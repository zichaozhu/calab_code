==> flow/design.v <==
`timescale 1ps/1ps
module HazardDetectionUnit(
    input clk,
    input Branch_ID, rs1use_ID, rs2use_ID,
    input[1:0] hazard_optype_ID,
    input[4:0] rd_EXE, rd_MEM, rs1_ID, rs2_ID, rs2_EXE,
    output PC_EN_IF, reg_FD_EN, reg_FD_stall, reg_FD_flush,
        reg_DE_EN, reg_DE_flush, reg_EM_EN, reg_EM_flush, reg_MW_EN,
    output forward_ctrl_ls,
    output[1:0] forward_ctrl_A, forward_ctrl_B
);
    reg[1:0] hazard_optype_EXE, hazard_optype_MEM;
    always @(posedge clk) begin
        hazard_optype_MEM <= hazard_optype_EXE;
        hazard_optype_EXE <= hazard_optype_ID & {2{~reg_DE_flush}};
    end
    wire forward_A_1 = rd_EXE && rs1use_ID && rs1_ID == rd_EXE && hazard_optype_EXE == 2'b01;
    wire forward_A_2 = rd_MEM && rs1use_ID && rs1_ID == rd_MEM && hazard_optype_MEM == 2'b10;
    wire forward_A_3 = rd_MEM && rs1use_ID && rs1_ID == rd_MEM && hazard_optype_MEM == 2'b10;
    wire A_stall = rd_EXE && rs1use_ID && rs1_ID == rd_EXE && hazard_optype_EXE == 2'b10 && hazard_optype_ID != 2'b11;
    wire forward_B_1 = rd_EXE && rs2use_ID && rs2_ID == rd_EXE && hazard_optype_EXE == 2'b01;
    wire forward_B_2 = rd_MEM && rs2use_ID && rs2_ID == rd_MEM && hazard_optype_MEM == 2'b01;
    wire forward_B_3 = rd_MEM && rs2use_ID && rs2_ID == rd_MEM && hazard_optype_MEM == 2'b10;
    wire B_stall = rd_EXE && rs2use_ID && rs2_ID == rd_EXE && hazard_optype_EXE == 2'b10 && hazard_optype_ID != 2'b11;
    assign forward_ctrl_ls = hazard_optype_MEM == 2'b10 && hazard_optype_EXE == 2'b11 && rs2_EXE == rd_MEM;
    assign forward_ctrl_A = {2{forward_A_1}} & 2'b01 |
                            {2{forward_A_2}} & 2'b10 |
                            {2{forward_A_3}} & 2'b11;
    assign forward_ctrl_B = {2{forward_B_1}} & 2'b01 |
                            {2{forward_B_2}} & 2'b10 |
                            {2{forward_B_3}} & 2'b11;
    assign reg_FD_stall = A_stall | B_stall;
    assign reg_DE_flush = A_stall | B_stall;
    assign reg_FD_flush = Branch_ID;
    assign PC_EN_IF = ~(A_stall | B_stall);
    assign reg_FD_EN = 1'b1;
    assign reg_DE_EN = 1'b1;
    assign reg_EM_EN = 1'b1;
    assign reg_MW_EN = 1'b1;
endmodule
## Step by step through the tools: HazardDetectionUnit

Tool output for the design above, in the order of the flow.
Line numbers count from 1 in the design file above.
Cell names lack the library's common part.
Not given: n/a

| set-up | value |
|---|---|
| top | HazardDetectionUnit |
| clock port | clk |
| standard-cell library | sky130hd |
| library corner | tt_025C_1v80 |

## Elaborated design

Source: Yosys, flattened and elaborated, memories not mapped. Widths are those after wreduce; folded enables and synchronous resets count as part of the registers. Registers that Yosys merges into a memory's read port (data or address) are not register bits. Print and check cells do not count. Equal cells are merged and count once.

| cells by class | value |
|---|---|
| eq/ne operators | 11 |
| bitwise gates (word level) | 7 |
| reduce/logical cells | 19 |

Operators by type and width:

| kind | count |
|---|---|
| 5-bit equality test | 5 |
| 5-bit by 1-bit logical AND with 1-bit output | 4 |
| 1-bit logical AND | 15 |
| 2-bit equality test with constant B | 3 |
| 1-bit by 2-bit bitwise OR with 2-bit output | 2 |
| 2-bit by 1-bit equality test with 1-bit output with constant B | 2 |
| 2-bit bitwise OR | 2 |
| 2-bit inequality test with constant B | 1 |
| 2-bit bitwise AND | 1 |
| 1-bit bitwise OR | 1 |
| 1-bit inverter | 1 |

| bit counts | value |
|---|---|
| flip-flop bits (word level) | 4 |
| bits of input ports | 31 |
| output and inout port bits | 14 |
| cells after elaboration | 39 |

## Logic depth

Depth = most cells in a row (Yosys ltp): at word level without a register or memory, in the mapped netlist without a sequential cell, where the memories' decode and read muxes count.

| logic depth | value |
|---|---|
| depth in word-level cells | 7 |
| ABC_AREA | 0 |
| depth in mapped cells | 6 |
| gate-level depth less buffers | 5 |

## Synthesis result

Source: synth_stat.txt of the flow (Yosys; design flattened, memories mapped). It holds for the ABC_AREA given above (unset counts as 0); a run with the other value may have another netlist.

Cell types:

| cell type | count | total area (um^2) |
|---|---|---|
| xnor2_1 | 18 | 157.651 |
| dfxtp_1 | 4 | 80.077 |
| xor2_1 | 7 | 61.309 |
| buf_4 | 8 | 60.058 |
| nand4_1 | 5 | 31.28 |
| nor2b_1 | 3 | 18.768 |
| nor4_1 | 3 | 18.768 |
| o31a_1 | 2 | 17.517 |
| or4_1 | 2 | 15.014 |
| nor2_2 | 2 | 12.512 |
| nand3_1 | 2 | 10.01 |
| nor3_1 | 2 | 10.01 |
| a211o_1 | 1 | 8.758 |
| a21o_2 | 1 | 8.758 |
| a22o_1 | 1 | 8.758 |
| a211oi_1 | 1 | 7.507 |
| conb_1 | 2 | 7.507 |
| o21a_1 | 1 | 7.507 |

Other cell types: 2; their cells: 2.

| mapped netlist | value |
|---|---|
| standard cells after synthesis | 67 |
| synthesis area | 551.8 um^2 |
| flip-flop cells | 4 |
| buffer cells | 8 |

## Worst setup path after synthesis

OpenSTA on the mapped netlist: ideal clock, no wires. The path of least setup slack (recovery checks aside). Input and output delay are each 20% of the period. Register names are those of the netlist, which keeps one name where synthesis merged equal registers.

| timing path post-synthesis | value |
|---|---|
| path type | input-to-output |
| start point | input port rs1_ID[2] |
| end point | output port reg_FD_stall |
| period | 2.61 ns |
| input delay | 0.522 ns |
| data arrival time | 1.759 ns |
| slack | 0.329 ns |
| path delay | 1.237 ns |
| stages on the path | 6 |
| period reached after synthesis | 2.281 ns |

"path delay" = arrival - input delay + setup time.
At an output port there is no setup time.
"stages on the path": output pins that drive a net of the path, with the launching flip-flop's if there is one; two outputs of one cell count as two.
"period reached after synthesis" = period - worst setup slack (recovery checks aside). The figure is calculated, with input and output delays left at 20% of the set period.
The rows between start and end are the longest chain of elaborated cells between them; the timing report does not say that the signal goes this way. Where chains are equally long, one stands for them.
Each line given opens the expression or statement behind the cell; cells for indexed reads and writes are added by Yosys, which also makes memories of some case tables.

| between the ends, post-synthesis | value |
|---|---|
| path through | xnor2_1 > nand4_1 > nor4_1 > nor2_2 > a211oi_1 > buf_4 |
| length of the longest elaborated chain | 5 |
| elaborated cells between the ends (all ways) | 5 |
| those cells by class | eq/ne (1); logic (1); reduce/logical (3) |

RTL lines, path post-synthesis:

| element | RTL line | source |
|---|---|---|
| from (decl) | 6 | `input[4:0] rd_EXE, rd_MEM, rs1_ID, rs2_ID, rs2_EXE,` |
| 5-bit equality test | 20 | `wire A_stall = rd_EXE && rs1use_ID && rs1_ID == rd_EXE && hazard_optype_EXE == 2'b10 && hazard_optype_ID != 2' ...` |
| 1-bit logical AND (3 in a row) | 20 |  |
| 1-bit bitwise OR | 32 | `assign reg_FD_stall = A_stall \| B_stall;` |
| to (decl) | 7 | `output PC_EN_IF, reg_FD_EN, reg_FD_stall, reg_FD_flush,` |

## Worst path after layout

Path of least setup slack in the final report of stored run 1 (OpenROAD, finished layout, wires in). Where an end is a register, its clock arrival counts in the times.

| timing path post-layout | value |
|---|---|
| path type | input-to-output |
| start point | input port rd_EXE[4] |
| end point | output port reg_FD_stall |
| period | 1.54 ns |
| input delay | 0.31 ns |
| data arrival time | 1.73 ns |
| slack | -0.50 ns |
| stages on the path | 9 |

The rows between start and end are the longest chain of elaborated cells between them; the timing report does not say that the signal goes this way. Where chains are equally long, one stands for them.

| between the ends, post-layout | value |
|---|---|
| path through | buf_6 > or4_4 > nor2_4 > buf_6 > nor4_4 > nor2_2 > a211oi_2 > buf_4 > buf_6 |
| length of the longest elaborated chain | 5 |
| elaborated cells between the ends (all ways) | 11 |
| those cells by class | eq/ne (2); logic (1); reduce/logical (8) |

RTL lines, path post-layout:

| element | RTL line | source |
|---|---|---|
| from (decl) | 6 | `input[4:0] rd_EXE, rd_MEM, rs1_ID, rs2_ID, rs2_EXE,` |
| 5-bit by 1-bit logical AND with 1-bit output | 20 | `wire A_stall = rd_EXE && rs1use_ID && rs1_ID == rd_EXE && hazard_optype_EXE == 2'b10 && hazard_optype_ID != 2' ...` |
| 1-bit logical AND (3 in a row) | 20 |  |
| 1-bit bitwise OR | 32 | `assign reg_FD_stall = A_stall \| B_stall;` |
| to (decl) | 7 | `output PC_EN_IF, reg_FD_EN, reg_FD_stall, reg_FD_flush,` |

Ticket comment

Flow measurements of HazardDetectionUnit on sky130hd: 2 stored runs with different settings, listed in no order. Input and output delays are each 20% of the period that was set; the output load is 0.01 pF.
"achieved period" means the clock period less the worst setup slack. The figure is calculated, with input and output delays left at 20% of the set period.
"time on the worst setup path": the worst setup path's part of the clock period (all of it between registers, 20% less for each end at a port) less its slack. A launch clock that arrives late makes it longer, a capture clock that arrives late makes it shorter.
By "overall power" is meant OpenSTA's value without simulated activity: inputs other than the clock are taken to toggle once in ten clock periods, and the tool carries that through the logic.
Among the settings, - means not set for that run.
Results: - = not shown.

| run name | period_ns | CORE_UTILIZATION | TNS_END_PERCENT | GPL_TIMING_DRIVEN | CTS_CLUSTER_DIAMETER | CAP_MARGIN | SLEW_MARGIN | MIN_ROUTING_LAYER | MAX_ROUTING_LAYER | CORE_MARGIN | PLACE_DENSITY | HOLD_SLACK_MARGIN | CELL_PAD_IN_SITES_DETAIL_PLACEMENT | ABC_AREA | area of the synthesized netlist (um^2) | total die area (um^2) | standard-cell area after routing (um^2) | lowest setup slack (ns) | lowest hold slack (ns) | overall power (mW) | achieved period (ns) | time on the worst setup path (ns) | worst path kind |
|---|---|---|---|---|---|---|---|---|---|---|---|---|---|---|---|---|---|---|---|---|---|---|---|
| stored run 1 | 1.54 | 39 | 50 | 0 | 184 | 40 | 30 | met1 | met5 | 2 | - | - | - | - | 551.8 | 1731.8 | 1124.8 | -0.501 | 0.368 | 0.4837 | 2.041 | 1.42 | input-to-output |
| stored run 2 | 3.65 | 55 | 80 | - | - | 20 | 15 | met2 | met4 | 3 | 0.87 | 0.22 | 0 | 0 | - | - | - | - | - | - | - | - | - |

Stored run 2: no results, floorplanning failed with PDN-0185
